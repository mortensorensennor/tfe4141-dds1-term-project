==> flow/design.v <==
`timescale 1ns / 1ps
typedef enum logic [3:0] {
    MONPRO_IDLE,
    MONPRO_COMPUTE_B_N,
    MONPRO_CASE1,
    MONPRO_CASE2,
    MONPRO_CASE3,
    MONPRO_CASE4,
    MONPRO_LAST_SUB,
    MONPRO_DONE
} monpro_state_t;
module monpro #(
    parameter unsigned DATAWIDTH = 64
    ) (
    input logic clk,
    input logic rstn,
    input logic start,
    output logic ready,
    output logic o_valid,
    input logic unsigned [DATAWIDTH-1:0] i_A,
    input logic unsigned [DATAWIDTH-1:0] i_B,
    input logic unsigned [DATAWIDTH-1:0] i_N,
    output logic unsigned [DATAWIDTH-1:0] o_U
    );
    logic unsigned [$clog2(DATAWIDTH):0] i_cnt;
    logic unsigned [DATAWIDTH-1:0] r_A;
    logic unsigned [DATAWIDTH-1:0] r_B;
    logic unsigned [DATAWIDTH-1:0] r_N;
    logic unsigned [DATAWIDTH:0] U_reg;
    logic unsigned [DATAWIDTH:0] B_N_sum_reg;
    logic w_A_i;
    logic w_B_0;
    logic w_U_0;
    logic w_A_and_B;
    logic w_is_odd;
    logic w_A_i_next;
    logic w_B_0_next;
    logic w_U_0_next;
    logic w_A_and_B_next;
    logic w_is_odd_next;
    logic unsigned [DATAWIDTH:0] adder_input_1;
    logic unsigned [DATAWIDTH:0] adder_input_2;
    logic unsigned [DATAWIDTH:0] adder_result;
    logic unsigned [DATAWIDTH:0] adder_bypass_result;
    logic unsigned [DATAWIDTH:0] monpro_comb_result;
    logic alu_sub_mode = 0;
    logic adder_input_mux_select_1 = 0;
    logic [1:0] adder_input_mux_select_2 = 2'b00;
    logic adder_bypass_mux_select = 0;
    logic adder_result_shift_bypass = 0;
    always_comb begin
        if (adder_input_mux_select_1) begin
            adder_input_1 = {1'b0, r_B};
        end else begin
            adder_input_1 = U_reg;
        end
        case (adder_input_mux_select_2)
            2'b00: begin
                adder_input_2 = {1'b0, r_B};
            end
            2'b01: begin
                adder_input_2 = {1'b0, r_N};
            end
            2'b10: begin
                adder_input_2 = B_N_sum_reg;
            end
            default: begin
                adder_input_2 = {1'b0, r_B};
            end
        endcase
        if (alu_sub_mode) begin
            adder_result = adder_input_1 - adder_input_2;
        end else begin
            adder_result = adder_input_1 + adder_input_2;
        end
        if (adder_bypass_mux_select) begin
            adder_bypass_result = U_reg;
        end else begin
            adder_bypass_result = adder_result;
        end
        if (adder_result_shift_bypass) begin
            monpro_comb_result = adder_bypass_result;
        end else begin
            monpro_comb_result = adder_bypass_result >> 1;
        end
    end
    monpro_state_t current_state = MONPRO_IDLE, next_state = MONPRO_IDLE;
    always_ff @(posedge clk) begin
        if (~rstn) begin
            current_state <= MONPRO_IDLE;
        end else begin
            current_state <= next_state;
        end
    end
    always_comb begin
        next_state = current_state;
        ready = 0;
        w_A_i = r_A[0];
        w_B_0 = r_B[0];
        w_U_0 = U_reg[0];
        w_A_and_B = w_A_i & w_B_0;
        w_is_odd = w_U_0 ^ (w_A_and_B);
        w_A_i_next = r_A[1];
        w_B_0_next = r_B[0];
        w_U_0_next = monpro_comb_result[0];
        w_A_and_B_next = w_A_i_next & w_B_0_next;
        w_is_odd_next = w_U_0_next ^ (w_A_and_B_next);
        case (current_state)
            MONPRO_IDLE: begin
                if (start) begin
                    next_state = MONPRO_COMPUTE_B_N;
                end else begin
                    ready = 1;
                end
            end
            MONPRO_COMPUTE_B_N: begin
                if (w_A_i & w_is_odd) begin
                    next_state = MONPRO_CASE1;
                end else if (w_A_i & ~w_is_odd) begin
                    next_state = MONPRO_CASE2;
                end else if (~w_A_i & w_is_odd) begin
                    next_state = MONPRO_CASE3;
                end else begin
                    next_state = MONPRO_CASE4;
                end
            end
            MONPRO_CASE1, MONPRO_CASE2, MONPRO_CASE3, MONPRO_CASE4: begin
                if (i_cnt == DATAWIDTH - 1) begin
                    if (monpro_comb_result >= {1'b0, r_N}) begin
                        next_state = MONPRO_LAST_SUB;
                    end else begin
                        next_state = MONPRO_DONE;
                    end
                end else begin
                    if (w_A_i_next & w_is_odd_next) begin
                        next_state = MONPRO_CASE1;
                    end else if (w_A_i_next & ~w_is_odd_next) begin
                        next_state = MONPRO_CASE2;
                    end else if (~w_A_i_next & w_is_odd_next) begin
                        next_state = MONPRO_CASE3;
                    end else begin
                        next_state = MONPRO_CASE4;
                    end
                end
            end
            MONPRO_LAST_SUB: begin
                next_state = MONPRO_DONE;
            end
            MONPRO_DONE: begin
                next_state = MONPRO_IDLE;
            end
            default: begin
                next_state = MONPRO_IDLE;
            end
        endcase
    end
    always_ff @(posedge clk) begin
        if (~rstn) begin
            i_cnt <= '0;
            r_A <= '0;
            r_B <= '0;
            r_N <= '0;
            U_reg <= '0;
            o_U <= '0;
            o_valid <= '0;
        end else begin
            case (current_state)
                MONPRO_IDLE: begin
                    if (start) begin
                        r_A <= i_A;
                        r_B <= i_B;
                        r_N <= i_N;
                        U_reg <= '0;
                    end
                    i_cnt <= '0;
                    o_U <= '0;
                    o_valid <= '0;
                    alu_sub_mode <= 0;
                    adder_input_mux_select_1 <= 1;
                    adder_input_mux_select_2 <= 2'b01;
                    adder_bypass_mux_select <= 0;
                    adder_result_shift_bypass <= 1;
                end
                MONPRO_COMPUTE_B_N: begin
                    B_N_sum_reg <= monpro_comb_result;
                    if (w_A_i & w_is_odd) begin
                        alu_sub_mode <= 0;
                        adder_input_mux_select_1 <= 0;
                        adder_input_mux_select_2 <= 2'b10;
                        adder_bypass_mux_select <= 0;
                        adder_result_shift_bypass <= 0;
                    end else if (w_A_i & ~w_is_odd) begin
                        alu_sub_mode <= 0;
                        adder_input_mux_select_1 <= 0;
                        adder_input_mux_select_2 <= 2'b00;
                        adder_bypass_mux_select <= 0;
                        adder_result_shift_bypass <= 0;
                    end else if (~w_A_i & w_is_odd) begin
                        alu_sub_mode <= 0;
                        adder_input_mux_select_1 <= 0;
                        adder_input_mux_select_2 <= 2'b01;
                        adder_bypass_mux_select <= 0;
                        adder_result_shift_bypass <= 0;
                    end else begin
                        alu_sub_mode <= 0;
                        adder_input_mux_select_1 <= 0;
                        adder_input_mux_select_2 <= 2'b01;
                        adder_bypass_mux_select <= 1;
                        adder_result_shift_bypass <= 0;
                    end
                end
                MONPRO_CASE1, MONPRO_CASE2, MONPRO_CASE3, MONPRO_CASE4: begin
                    if (i_cnt == DATAWIDTH - 1) begin
                        if (monpro_comb_result >= {1'b0, r_N}) begin
                            alu_sub_mode <= 1;
                            adder_input_mux_select_1 <= 0;
                            adder_input_mux_select_2 <= 2'b01;
                            adder_bypass_mux_select <= 0;
                            adder_result_shift_bypass <= 1;
                        end
                    end else begin
                        if (w_A_i_next & w_is_odd_next) begin
                            alu_sub_mode <= 0;
                            adder_input_mux_select_1 <= 0;
                            adder_input_mux_select_2 <= 2'b10;
                            adder_bypass_mux_select <= 0;
                            adder_result_shift_bypass <= 0;
                        end else if (w_A_i_next & ~w_is_odd_next) begin
                            alu_sub_mode <= 0;
                            adder_input_mux_select_1 <= 0;
                            adder_input_mux_select_2 <= 2'b00;
                            adder_bypass_mux_select <= 0;
                            adder_result_shift_bypass <= 0;
                        end else if (~w_A_i_next & w_is_odd_next) begin
                            alu_sub_mode <= 0;
                            adder_input_mux_select_1 <= 0;
                            adder_input_mux_select_2 <= 2'b01;
                            adder_bypass_mux_select <= 0;
                            adder_result_shift_bypass <= 0;
                        end else begin
                            alu_sub_mode <= 0;
                            adder_input_mux_select_1 <= 0;
                            adder_input_mux_select_2 <= 2'b01;
                            adder_bypass_mux_select <= 1;
                            adder_result_shift_bypass <= 0;
                        end
                        i_cnt <= i_cnt + 1;
                        r_A <= {1'b0, r_A[DATAWIDTH-1:1]};
                    end
                    U_reg <= monpro_comb_result;
                end
                MONPRO_LAST_SUB: begin
                    U_reg <= monpro_comb_result;
                end
                MONPRO_DONE: begin
                    o_U <= U_reg[DATAWIDTH-1:0];
                    o_valid <= '1;
                end
                default: begin
                    o_U <= '0;
                    o_valid <= '0;
                end
            endcase
        end
    end
endmodule
# [Reports on monpro]
# Tool output for the design above, in the order of the flow.
# Line numbers count from 1 in the design file above.
# Operators carry their Yosys type and port widths (W data, S select, Z words).
# Cell names lack the library's common part.
# The mark -- stands for no value.
[design] top_module="monpro" clk_port="clk" library="sky130hd" lib_corner="tt_025C_1v80"

# [Word-level counts]
# Counts by Yosys on the flattened word-level netlist (proc, flatten, opt, wreduce; memories kept). Register bits leave out memories and registers merged into their read ports (data or address). Print and check cells are left out.
[bits] word_cells=109 out_inout_bits=66 ff_bits=404
[op_classes] n_reduce_logical=16 compare=1 mux=48 n_logic=14 equal=13 n_addsub=3
[ops] cell="$mux W65" count=5
[ops] cell="$pmux W65 S2" count=2
[ops] cell="$pmux W64 S2" count=2
[ops] cell="$mux W64" count=2
[ops] cell="$ge A65 B64 Y1" count=1
[ops] cell="$add A65 B65 Y65" count=1
[ops] cell="$sub A65 B65 Y65" count=1
[ops] cell="$mux W1" count=18
[ops] cell="$eq A4 B3 Y1 const B" count=4
[ops] cell="$pmux W4 S4" count=1
[ops] cell="$mux W3" count=5
[ops] cell="$pmux W7 S2" count=1
[ops] cell="$reduce_and A3 Y1" count=3
[ops] cell="$pmux W1 S3" count=3
[ops] cell="$and A1 B1 Y1" count=8
[ops] cell="$reduce_and A2 Y1" count=4
[ops] cell="$eq A4 B2 Y1 const B" count=2
[ops] cell="$mux W2" count=4
[ops] cell="$add A7 B1 Y7 const B" count=1
[ops] cell="$eq A7 B6 Y1 const B" count=1
[ops] cell="$mux W7" count=1
[ops] cell="$reduce_bool A2 Y1" count=3
[ops] cell="$reduce_or A6 Y1" count=1
[ops] cell="$pmux W2 S3" count=1
[ops] cell="$reduce_or A5 Y1" count=1
[ops] cell="$not A1 Y1" count=4
[ops] cell="$ne A2 B2 Y1 const B" count=2
[ops] cell="$eq A4 B1 Y1 const B" count=1
# Other operator kinds: 10; their cells: 12.

# [Logic depth]
# Longest topological path by Yosys (ltp), each cell counted once; first at word level (registers and memories cut), then after technology mapping (sequential cells cut; the memories' decode and read muxes count).
[depth] word_depth=13 ABC_AREA=1 depth_mapped=53 ltp_nobuf=52

# [Netlist]
# The flow's flattened synthesis, as Yosys stat reports it; memories are mapped. The netlist is that of the ABC_AREA named above (0 if unset); the other value can give another one.
# Totals and module areas in this step are rounded.
[types] cell="dfxtp_1" count=332 type_area_um2=6.65E+03
[types] cell="nand2_1" count=1076 type_area_um2=4.04E+03
[types] cell="o21ai_0" count=452 type_area_um2=2262.17
[types] cell="edfxtp_1" count=71 type_area_um2=2.13E+03
[types] cell="a21oi_1" count=350 type_area_um2=1751.68
[types] cell="inv_1" count=443 type_area_um2=1.66E+03
[types] cell="ha_1" count=132 type_area_um2=1.65E+03
[types] cell="nand3_1" count=305 type_area_um2=1.53E+03
[types] cell="nor2_1" count=240 type_area_um2=900.864
[types] cell="clkbuf_1" count=144 type_area_um2=540.518
[types] cell="xor2_1" count=58 type_area_um2=507.987
[types] cell="a31oi_1" count=69 type_area_um2=431.664
[types] cell="nor3_1" count=28 type_area_um2=140.134
[types] cell="and2_1" count=22 type_area_um2=137.632
[types] cell="buf_6" count=10 type_area_um2=112.608
[types] cell="o211ai_1" count=14 type_area_um2=105.101
[types] cell="mux2i_1" count=10 type_area_um2=100.096
[types] cell="o21a_1" count=12 type_area_um2=90.086
# Not listed: further types 37, cells in them 197.
[synth_totals] synth_area_um2=26050 stdcells=3965 ff_cells=403

# [Path before layout]
# Path of least setup slack by OpenSTA after synthesis, without wires, with an ideal clock, recovery checks aside; 20% of the period is set as input and as output delay. Where synthesis merged equal registers, the netlist keeps one of their names.
[synth_path] path_type="flip-flop to flip-flop" startpoint="register adder_input_mux_select_2[0]" endpoint="register adder_bypass_mux_select" clock_period_ns=7.8 slack_ns=2.069 t_first_pin_ns=0.000 path_delay_ns=5.730 arrival_ns=5.421 stages=43 setup_time_ns=0.309 path_buffers=2 required_ns=7.491 synth_period_reached_ns=5.731
# "path_delay_ns" = arrival - input delay + setup time.
# "stages" counts driving pins, that of a launching flip-flop among them; a cell with two outputs on the path counts twice.
# "synth_period_reached_ns" = period - worst setup slack (recovery checks aside). The figure is calculated, with input and output delays left at 20% of the set period.
# The rows between start and end are the longest chain of elaborated cells between them; the timing report does not say that the signal goes this way. Where chains are equally long, one stands for them.
# Each line given opens the expression or statement behind the cell; cells for indexed reads and writes are added by Yosys, which also makes memories of some case tables.
# At most two assigning lines are given for a register; there are more.
# Only ways into the end's enable, where the timed path ends, are counted here.
[synth_between] path_cell_list="edfxtp_1 -> inv_1 -> ha_1 -> buf_6 -> inv_6 -> buf_6 -> o211ai_1 -> o21ai_2 -> ha_1 -> nand3_1 -> nor2_2 -> nand2_1 -> nor2_4 -> nand3_2 -> nor3_4 -> nand2_2 -> o31ai_4 -> o21ai_1 -> [... 7 more ...] -> nor2_1 -> and3_1 -> nand2_1 -> nand2_1 -> nand2_1 -> nand3_1 -> o211ai_1 -> and2_1 -> ha_1 -> nand4_1 -> nor3_1 -> nor3b_1 -> nand4_1 -> nand3b_1 -> inv_1 -> nand3_1 -> nand3_1 -> inv_1" elab_chain_len=9 cells_between=11 classes_between="2 x add/sub; 1 x compare; 3 x eq/ne; 4 x mux; 1 x reduce/logical"
[synth_lines] element="start, declared" line_no=48 text="logic [1:0] adder_input_mux_select_2 = 2'b00;"
[synth_lines] element="start, assigned" line_no=180 text="adder_input_mux_select_2 <= 2'b01;"
[synth_lines] element="start, assigned" line_no=189 text="adder_input_mux_select_2 <= 2'b10;"
[synth_lines] element="$eq A2 B2 Y1" line_no=57 text="case (adder_input_mux_select_2)"
[synth_lines] element="$pmux W65 S2" line_no=57
[synth_lines] element="$add A65 B65 Y65" line_no=74 text="adder_result = adder_input_1 + adder_input_2;"
[synth_lines] element="$mux W65" line_no=71 text="if (alu_sub_mode) begin"
[synth_lines] element="$mux W65" line_no=76 text="if (adder_bypass_mux_select) begin"
[synth_lines] element="$mux W65" line_no=81 text="if (adder_result_shift_bypass) begin"
[synth_lines] element="$ge A65 B64 Y1" line_no=214 text="if (monpro_comb_result >= {1'b0, r_N}) begin"
[synth_lines] element="$ne A3 B3 Y1"
[synth_lines] element="$reduce_and A3 Y1"
[synth_lines] element="end, assigned" line_no=208 text="adder_bypass_mux_select <= 1;"
[synth_lines] element="end, assigned" line_no=218 text="adder_bypass_mux_select <= 0;"
[synth_lines] element="end, declared" line_no=49 text="logic adder_bypass_mux_select = 0;"
# Some nets on the timed path still bear RTL names; the line given drives or declares the net.
[synth_nets] net="monpro_comb_result[55]" line_no=81

# [Worst path after layout]
# Path of least setup slack in the final report of flow run B (OpenROAD, finished layout, wires in). Where an end is a register, its clock arrival counts in the times.
[layout_path] path_type="flip-flop to flip-flop" startpoint="register adder_input_mux_select_2[1]" endpoint="register adder_input_mux_select_1" setup_time_ns=0.30 slack_ns=4.68 arrival_ns=9.64 clock_period_ns=14.0 path_buffers=1 stages=43 required_ns=14.32 t_first_pin_ns=0.62
# The rows between start and end are the longest chain of elaborated cells between them; the timing report does not say that the signal goes this way. Where chains are equally long, one stands for them.
# At most two assigning lines are given for a register; there are more.
# Only ways into the end's enable, where the timed path ends, are counted here.
[layout_between] path_cell_list="edfxtp_1 -> ha_2 -> buf_4 -> inv_6 -> nand2_1 -> o21ai_1 -> inv_1 -> nand3_2 -> nor3_2 -> nand2_1 -> nor2_2 -> nand2_2 -> nor2_2 -> nand3_1 -> o21ai_1 -> xnor2_1 -> ha_1 -> nand2_1 -> [... 7 more ...] -> nand3_1 -> nand3_1 -> nand2_1 -> ha_1 -> nand4_1 -> nor4_1 -> nand2_1 -> nand2_1 -> nand2_1 -> nand2_1 -> nand2_1 -> nand2_1 -> nand2_1 -> nand2_1 -> nand2_1 -> nand3_1 -> nand3_1 -> inv_1" elab_chain_len=9 cells_between=11 classes_between="2 x add/sub; 1 x compare; 3 x eq/ne; 4 x mux; 1 x reduce/logical"
[layout_lines] element="start, declared" line_no=48 text="logic [1:0] adder_input_mux_select_2 = 2'b00;"
[layout_lines] element="start, assigned" line_no=180 text="adder_input_mux_select_2 <= 2'b01;"
[layout_lines] element="start, assigned" line_no=189 text="adder_input_mux_select_2 <= 2'b10;"
[layout_lines] element="$eq A2 B2 Y1" line_no=57 text="case (adder_input_mux_select_2)"
[layout_lines] element="$pmux W65 S2" line_no=57
[layout_lines] element="$add A65 B65 Y65" line_no=74 text="adder_result = adder_input_1 + adder_input_2;"
[layout_lines] element="$mux W65" line_no=71 text="if (alu_sub_mode) begin"
[layout_lines] element="$mux W65" line_no=76 text="if (adder_bypass_mux_select) begin"
[layout_lines] element="$mux W65" line_no=81 text="if (adder_result_shift_bypass) begin"
[layout_lines] element="$ge A65 B64 Y1" line_no=214 text="if (monpro_comb_result >= {1'b0, r_N}) begin"
[layout_lines] element="$ne A3 B3 Y1"
[layout_lines] element="$reduce_and A3 Y1"
[layout_lines] element="end, assigned" line_no=206 text="adder_input_mux_select_1 <= 0;"
[layout_lines] element="end, assigned" line_no=216 text="adder_input_mux_select_1 <= 0;"
[layout_lines] element="end, declared" line_no=47 text="logic adder_input_mux_select_1 = 0;"
# Some nets on the timed path still bear RTL names; the line given drives or declares the net.
[layout_nets] net="monpro_comb_result[41]" line_no=81

# Design monpro on sky130hd. What follows are 2 stored runs of the flow, each under its own settings; their order means nothing. The constraints put input and output delay at 20% of the set period each and load the outputs with 0.01 pF.
# "achievedPeriod_ns": clock period set for the run, less the worst setup slack. It is reckoned from that one timing run; input and output delays stay at 20% of the period that was set.
# "critical_path_time_ns" = time allowed to the worst setup path (clock period - input delay - output delay, where it has them) - its slack; a late launch clock adds to it, a late capture clock takes from it.
# The results are shown rounded.
run="flow run A" settings period_ns=7.02 CORE_UTILIZATION=42 SETUP_SLACK_MARGIN=0.24 PLACE_DENSITY_LB_ADDON=0.28 CELL_PAD_IN_SITES_DETAIL_PLACEMENT=2 CTS_CLUSTER_SIZE=15 CTS_CLUSTER_DIAMETER=201 SLEW_MARGIN=30 CAP_MARGIN=20 CORE_MARGIN=2
run="flow run A" outcome="unfinished; error DPL-0033 in clock tree synthesis"
run="flow run B" settings period_ns=14.0 CORE_UTILIZATION=66 SETUP_SLACK_MARGIN=-1.15 PLACE_DENSITY_LB_ADDON=0.26 CORE_ASPECT_RATIO=1.04 CORE_MARGIN=6 ABC_AREA=1 CTS_CLUSTER_SIZE=15 SLEW_MARGIN=35 MIN_ROUTING_LAYER="met1" CAP_MARGIN=20
run="flow run B" results yosys_chip_area_um2=26050 die_footprint_um2=44390 post_route_stdcell_area_um2=30080 finish.utilization_pct=78.0 final_setup_ws_ns=4.677 tns_ns=0.000 final_hold_ws_ns=0.466 achievedPeriod_ns=9.323 critical_path_time_ns=9.32 path_kind="flip-flop to flip-flop"
